==> flow/design.v <==
`timescale 1ns / 1ps
module i2cRecv(clk,
               rst,
               RecvEna,
               DeviceAddr,
               RegisterAddr,
               ReadData,
               ReadDoneFlag,
               scl,
               sda,
               sdaModeExpose);
    input clk;                       
    input rst;                       
    input RecvEna;                   
    input [6:0] DeviceAddr;          
    input [7:0] RegisterAddr;        
    output [7:0] ReadData;           
    output ReadDoneFlag;             
    output scl;                      
    output sdaModeExpose;
    inout sda;                       
    reg [7:0] ReadData;
    reg ReadDoneFlag;
    parameter C_DIV_SELECT  = 10'd24;
    parameter C_DIV_SELECT0 = (C_DIV_SELECT >> 2) - 1;
    parameter C_DIV_SELECT1 = (C_DIV_SELECT >> 1) - 1;
    parameter C_DIV_SELECT2 = (C_DIV_SELECT0 >> C_DIV_SELECT1) - 1;
    parameter C_DIV_SELECT3 = (C_DIV_SELECT >> 1) + 1;
    reg [9:0] sclCnt;                
    reg sclEna;                      
    reg [3:0] state;                 
    reg sdaMode;                     
    reg sdaReg;                      
    reg [7:0] LoadData;              
    reg [3:0] SendCnt;               
    reg ack;                         
    reg [3:0] Jumpstate;             
    reg [7:0] ReadDataReg;           
    wire W_scl_low_mid;              
    wire W_scl_high_mid;             
    wire W_scl_neg;
    wire sdaModeExpose;
    assign sdaModeExpose = sdaMode;
    assign sda = (sdaMode == 1) ? sdaReg : 1'dz;
    always @(posedge clk or negedge rst) begin
        if (!rst) begin
            sclCnt <= 10'b0;
        end
        else if (sclEna)
        begin
            if (sclCnt == C_DIV_SELECT - 1'b0)
                sclCnt <= 10'b0;
            else
                sclCnt <= sclCnt + 1;
        end
        else
            sclCnt <= 10'd0;
    end
    assign scl            = (sclCnt <= C_DIV_SELECT1) ? 1'b1 : 1'b0;
    assign W_scl_low_mid  = (sclCnt == C_DIV_SELECT2) ? 1'b1 : 1'b0;
    assign W_scl_high_mid = (sclCnt == C_DIV_SELECT0) ? 1'b1 : 1'b0;
    assign W_scl_neg      = (sclCnt == C_DIV_SELECT3) ? 1'b1 : 1'b0;
    always @(posedge clk or negedge rst) begin
        if (!rst)
        begin
            sclEna      <= 1'b0;
            state       <= 4'b0;
            sdaMode     <= 1'b1;
            sdaReg      <= 1'b1;
            LoadData    <= 8'b0;
            SendCnt     <= 4'b0;
            ack         <= 1'b0;
            Jumpstate   <= 4'b0;
            ReadDataReg <= 8'b0;
        end
        else if (RecvEna)
        begin
            case(state)
                4'd0:                    
                begin
                    sclEna      <= 1'b0;
                    state       <= 4'd1;
                    sdaMode     <= 1'b1;
                    sdaReg      <= 1'b1;
                    LoadData    <= 8'b0;
                    SendCnt     <= 4'b0;
                    ack         <= 1'b0;
                    Jumpstate   <= 4'd0;
                    ReadDataReg <= 8'b0;
                end
                4'd1:                    
                begin
                    state     <= 4'd3;
                    Jumpstate <= 4'd4;
                    LoadData  <= {DeviceAddr, 1'b0};
                end
                4'd2:                    
                begin
                    state     <= 4'd4;
                    Jumpstate <= 4'd7;
                    LoadData  <= RegisterAddr;
                end
                4'd3:                    
                begin
                    sclEna  <= 1'b1;
                    sdaMode <= 1'b1;
                    if (W_scl_high_mid)
                    begin
                        sdaReg <= 1'b0;
                        state  <= 4'd4;
                    end
                end
                4'd4:                    
                begin
                    sclEna  <= 1'b1;
                    sdaMode <= 1'b1;
                    if (W_scl_low_mid)
                    begin
                        if (SendCnt == 4'd8)
                        begin
                            SendCnt <= 4'd0;
                            state   <= 4'd5;
                        end
                        else
                        begin
                            sdaReg  <= LoadData[7-SendCnt];
                            SendCnt <= SendCnt + 1'b1;
                        end
                    end
                end
                4'd5:                    
                begin
                    sclEna  <= 1'b1;
                    sdaReg  <= 1'b0;
                    sdaMode <= 1'b0;
                    if (W_scl_high_mid)
                    begin
                        ack   <= sda;
                        state <= 4'd6;
                    end
                end
                4'd6:                    
                begin
                    sclEna <= 1'b1;
                    if (ack == 1'b0)
                    begin
                        if (W_scl_neg == 1'b1)
                        begin
                            state   <= Jumpstate;
                            sdaMode <= 1'b1;
                            sdaReg  <= 1'b1;
                        end
                    end
                end
                4'd7:                    
                begin
                    sclEna  <= 1'b1;
                    sdaMode <= 1'b1;
                    if (W_scl_high_mid)
                    begin
                        sdaReg <= 1'b0;
                        state  <= 4'd8;
                    end
                end
                4'd8 :                    
                begin
                    state     <= 4'd4;
                    Jumpstate <= 4'd9;
                    LoadData  <= {DeviceAddr, 1'b1};
                end
                4'd9 :                    
                begin
                    sclEna  <= 1'b1;
                    sdaMode <= 1'b0;
                    if (W_scl_high_mid)
                    begin
                        if (SendCnt == 4'd7)
                        begin
                            SendCnt  <= 4'd0;
                            state    <= 4'd10;
                            ReadData <= {ReadDataReg, sda};
                        end
                        else
                        begin
                            ReadDataReg <= {ReadDataReg, sda};
                            SendCnt     <= SendCnt + 1'b1;
                        end
                    end
                end
                4'd10 :                   
                begin
                    sclEna  <= 1'b1;
                    sdaMode <= 1'b1;
                    if (W_scl_low_mid)
                    begin
                        state  <= 4'd11;
                        sdaReg <= 1'b1;
                    end
                end
                4'd11 :                   
                begin
                    sclEna  <= 1'b1;
                    sdaMode <= 1'b1;
                    if (W_scl_low_mid)
                    begin
                        state  <= 4'd12;
                        sdaReg <= 1'b0;
                    end
                end
                4'd12 :                   
                begin
                    sclEna  <= 1'b1;
                    sdaMode <= 1'b1;
                    if (W_scl_high_mid)
                    begin
                        sdaReg <= 1'b1;
                        state  <= 4'd13;
                    end
                end
                4'd13 :                   
                begin
                    sclEna       <= 1'b0;
                    sdaMode      <= 1'b1;
                    sdaReg       <= 1'b1;
                    ReadDoneFlag <= 1'b1;
                    state        <= 4'd0;
                    ReadDataReg  <= 8'b0;
                end
                default:
                begin
                    state <= 4'd0;
                end
            endcase
        end
        else
        begin
            sclEna      <= 1'b0;
            state       <= 4'b0;
            sdaMode     <= 1'b1;
            sdaReg      <= 1'b1;
            LoadData    <= 8'b0;
            SendCnt     <= 4'b0;
            ack         <= 1'b0;
            Jumpstate   <= 4'b0;
            ReadDataReg <= 8'b0;
        end
    end
endmodule
From RTL to reports: i2cRecv:

What the tools print for i2cRecv, step after step.
Line numbers count from 1 in the design file above.
Operators: Yosys type, input widths -> output width; for muxes data width and select width s.
Library cell names are shortened.
Not given: n/a

* top module: i2cRecv
* clock: clk
* library: sky130hd
* timing corner: tt_025C_1v80

Word-level counts:

Yosys after proc, flatten, opt, wreduce and memory -nomap, before mapping. Memory bits, and registers merged into a memory's read port (data or address), are not among the register bits. Print and check cells are not counted. Equal cells are merged and count once.

* equality and inequality tests: 35
* magnitude comparators: 1
* shift-type cells: 0
* add/subtract/negate cells: 2
* muxes and demuxes: 39
* reductions and logical operators: 15
* bitwise operators: 0
* multiply operators: 0
* divide/modulo/power cells: 0

Operators with widths (count)
* $mux 4: 13
* $pmux 4 s10: 1
* $ne 3x3->1 const B: 10
* $eq 4x4->1 const B: 6
* $mux 7: 3
* $eq 4x3->1 const B: 5
* $mux 10: 2
* $pmux 4 s4: 1
* $pmux 7 s2: 1
* $mux 1: 13
* $add 10x1->10 const B: 1
* $eq 10x3->1 const B: 1
* $le 10x4->1 const B: 1
* $eq 10x4->1 const B: 1
* $eq 10x5->1 const B: 1
* $reduce_and 5->1: 2
* $reduce_and 9->1: 1
* $reduce_or 9->1: 1
* $reduce_or 2->1: 4
* $eq 4x2->1 const B: 2
* $reduce_or 8->1: 1
* $pmux 4 s2: 1
* $ne 7x2->1 const B: 1
* $ne 3x1->1 const B: 2
* $ne 3x2->1 const B: 2
* $reduce_and 3->1: 2
* $ne 5x1->1 const B: 1
* $pmux 1 s5: 1

Not listed: further kinds 9, cells in them 11.

* latch bits: 0
* register bits: 41
* cells after elaboration: 102
* memory cells: 0
* bits in read-only memories: 0
* word width x clocked read ports: 0
* memory bits (writable): 0

Longest topological paths:

Depth = most cells in a row (Yosys ltp): at word level without a register or memory, in the mapped netlist without a sequential cell, where the memories' decode and read muxes count.

* word-level depth: 6
* ABC_AREA: 0
* depth in mapped cells: 8

After synthesis:

Source: synth_stat.txt of the flow (Yosys; design flattened, memories mapped). It holds for the ABC_AREA given above (unset counts as 0); a run with the other value may have another netlist.
The area totals of this step are shown rounded.

* mapped cells: 233
* flip-flop cells: 41
* chip area (Yosys): 2257 um2
* area of sequential cells: 1069 um2

Cells by type
* dfrtp_1: count 31, total area 775.744 um2
* edfxtp_1: count 8, total area 240.23 um2
* nor2_1: count 27, total area 101.347 um2
* a21oi_1: count 15, total area 75.072 um2
* nor3_1: count 15, total area 75.072 um2
* xor2_1: count 8, total area 70.067 um2
* o21ai_0: count 13, total area 65.062 um2
* a22o_1: count 7, total area 61.309 um2
* nand3_1: count 12, total area 60.058 um2
* dfstp_2: count 2, total area 52.55 um2
* ha_1: count 4, total area 50.048 um2
* nand2_1: count 13, total area 48.797 um2
* and3_1: count 6, total area 37.536 um2
* buf_2: count 6, total area 30.029 um2
* inv_1: count 8, total area 30.029 um2
* or4b_4: count 2, total area 27.526 um2
* nor4b_4: count 1, total area 23.773 um2
* o31ai_4: count 1, total area 21.27 um2

Not listed: further types 35, cells in them 54.

Path before layout:

Source: OpenSTA report_checks on the synthesized netlist (no wires, ideal clock, input and output delay 20% of the period each), path of least setup slack; recovery checks are left aside. Register names are those of the netlist, which keeps one name where synthesis merged equal registers.

* path kind: flip-flop to flip-flop
* start point: register sclCnt[1]
* end point: register state[0]
* buffers on the path: 0
* path delay: 2158 ps
* required time: 2034 ps
* path slack: 2 ps
* library setup time: 126 ps
* arrival: 2032 ps
* time at the first pin: 0 ps
* period: 2160 ps
* stages: 9
* period reached after synthesis: 2158 ps

"path delay" = arrival - input delay + setup time.
"stages": output pins that drive a net of the path, with the launching flip-flop's if there is one; two outputs of one cell count as two.
"period reached after synthesis" is the clock period less the worst setup slack; recovery checks do not enter. This is arithmetic on one report: input and output delays are still those of the set period (20% each).
Between the ends stands the longest chain of elaborated cells between them, by number of cells; it is not shown to be the way that was timed. Of several equally long chains one is given.
Each line given opens the expression or statement behind the cell; cells for indexed reads and writes are added by Yosys, which also makes memories of some case tables.
A register here has more assigning lines than the two given.

* cell sequence: dfrtp_1 > inv_1 > ha_1 > or4b_4 > o31ai_4 > a21oi_1 > a211oi_4 > nor3b_2 > nor3_1
* cells in the longest elaborated chain: 6
* elaborated cells on any way between the ends: 20
* source lines of those cells: 11
* classes of those cells: eq/ne (8); mux (11); reduce/logical (1)

RTL lines, path post-synthesis
* from (decl): RTL line 29 `reg [9:0] sclCnt;`
* from (assign): RTL line 47 `sclCnt <= 10'b0;`
* from (assign): RTL line 54 `sclCnt <= sclCnt + 1;`
* $eq 10x4->1: RTL line 62 `assign W_scl_neg      = (sclCnt == C_DIV_SELECT3) ? 1'b1 : 1'b0;`
* $mux 1: RTL line 62
* $mux 4: RTL line 147 `if (W_scl_neg == 1'b1)`
* $mux 4: RTL line 145 `if (ack == 1'b0)`
* $pmux 4 s10: RTL line 78 `case(state)`
* $mux 4: RTL line 76 `else if (RecvEna)`
* to (assign): RTL line 82 `state       <= 4'd1;`
* to (assign): RTL line 149 `state   <= Jumpstate;`
* to (decl): RTL line 31 `reg [3:0] state;`

Path in the finished layout:

From the final timing report of flow run B: the path of least setup slack in the routed layout; clock arrival at registers is part of the times.
The path's times are printed in steps of 10 ps; the period is the one set.

* path kind: flip-flop to flip-flop
* start point: register sclCnt[1]
* end point: register state[0]
* library setup time: 100 ps
* path slack: -700 ps
* arrival: 2380 ps
* buffers on the path: 0
* time at the first pin: 310 ps
* period: 1480 ps
* required time: 1680 ps
* stages: 9

Between the ends stands the longest chain of elaborated cells between them, by number of cells; it is not shown to be the way that was timed. Of several equally long chains one is given.
A register here has more assigning lines than the two given.

* cell sequence: dfrtp_1 > inv_2 > ha_4 > or4b_4 > o31ai_4 > a21oi_2 > a211oi_4 > nor3b_2 > nor3_2
* cells in the longest elaborated chain: 6
* elaborated cells on any way between the ends: 20
* source lines of those cells: 11
* classes of those cells: eq/ne (8); mux (11); reduce/logical (1)

RTL lines, path post-layout
* from (decl): RTL line 29 `reg [9:0] sclCnt;`
* from (assign): RTL line 47 `sclCnt <= 10'b0;`
* from (assign): RTL line 54 `sclCnt <= sclCnt + 1;`
* $eq 10x4->1: RTL line 62 `assign W_scl_neg      = (sclCnt == C_DIV_SELECT3) ? 1'b1 : 1'b0;`
* $mux 1: RTL line 62
* $mux 4: RTL line 147 `if (W_scl_neg == 1'b1)`
* $mux 4: RTL line 145 `if (ack == 1'b0)`
* $pmux 4 s10: RTL line 78 `case(state)`
* $mux 4: RTL line 76 `else if (RecvEna)`
* to (assign): RTL line 82 `state       <= 4'd1;`
* to (assign): RTL line 149 `state   <= Jumpstate;`
* to (decl): RTL line 31 `reg [3:0] state;`

Measured results for i2cRecv: 2 stored runs of the Yosys and OpenROAD flow on sky130hd. The settings differ; the order carries no meaning. The constraints put input and output delay at 20% of the set period each and load the outputs with 0.01 pF.
By "clock period achieved" is meant the clock period of the run minus its worst setup slack. This is arithmetic on one report: input and output delays are still those of the set period (20% each).
"time of the worst setup path" = time allowed to the worst setup path (clock period - input delay - output delay, where it has them) - its slack; a late launch clock adds to it, a late capture clock takes from it.
"power consumption" rests on the timing tool's default activity at the inputs, not on a simulated workload.
"time of the worst setup path" is given in steps of 10 ps.
The measured numbers are rounded.

### Flow run A

Settings: `period_ns=1.38`, `CORE_UTILIZATION=65`, `SETUP_SLACK_MARGIN=0.26`, `PLACE_DENSITY_LB_ADDON=0.09`, `CORE_ASPECT_RATIO=1.86`, `CORE_MARGIN=2`, `CELL_PAD_IN_SITES_GLOBAL_PLACEMENT=2`, `ABC_AREA=1`, `GPL_TIMING_DRIVEN=1`, `CTS_CLUSTER_DIAMETER=394`, `MAX_ROUTING_LAYER=met4`, `CAP_MARGIN=20`, `SLEW_MARGIN=20`

No results, placement failed with FLW-0024.

### Flow run B

Settings: `period_ns=1.48`, `CAP_MARGIN=20`, `CORE_MARGIN=2`, `CORE_UTILIZATION=40`, `SLEW_MARGIN=20`

- Synthesized cell area: 2257 um2
- Die footprint: 6260 um2
- Utilization in the final report: 0.601
- Setup slack of the worst path: -697 ps
- Worst hold slack after layout: 86 ps
- Power consumption: 4.357 mW
- Clock period achieved: 2177 ps
- Time of the worst setup path: 2180 ps
- Class of the worst setup path: flip-flop to flip-flop
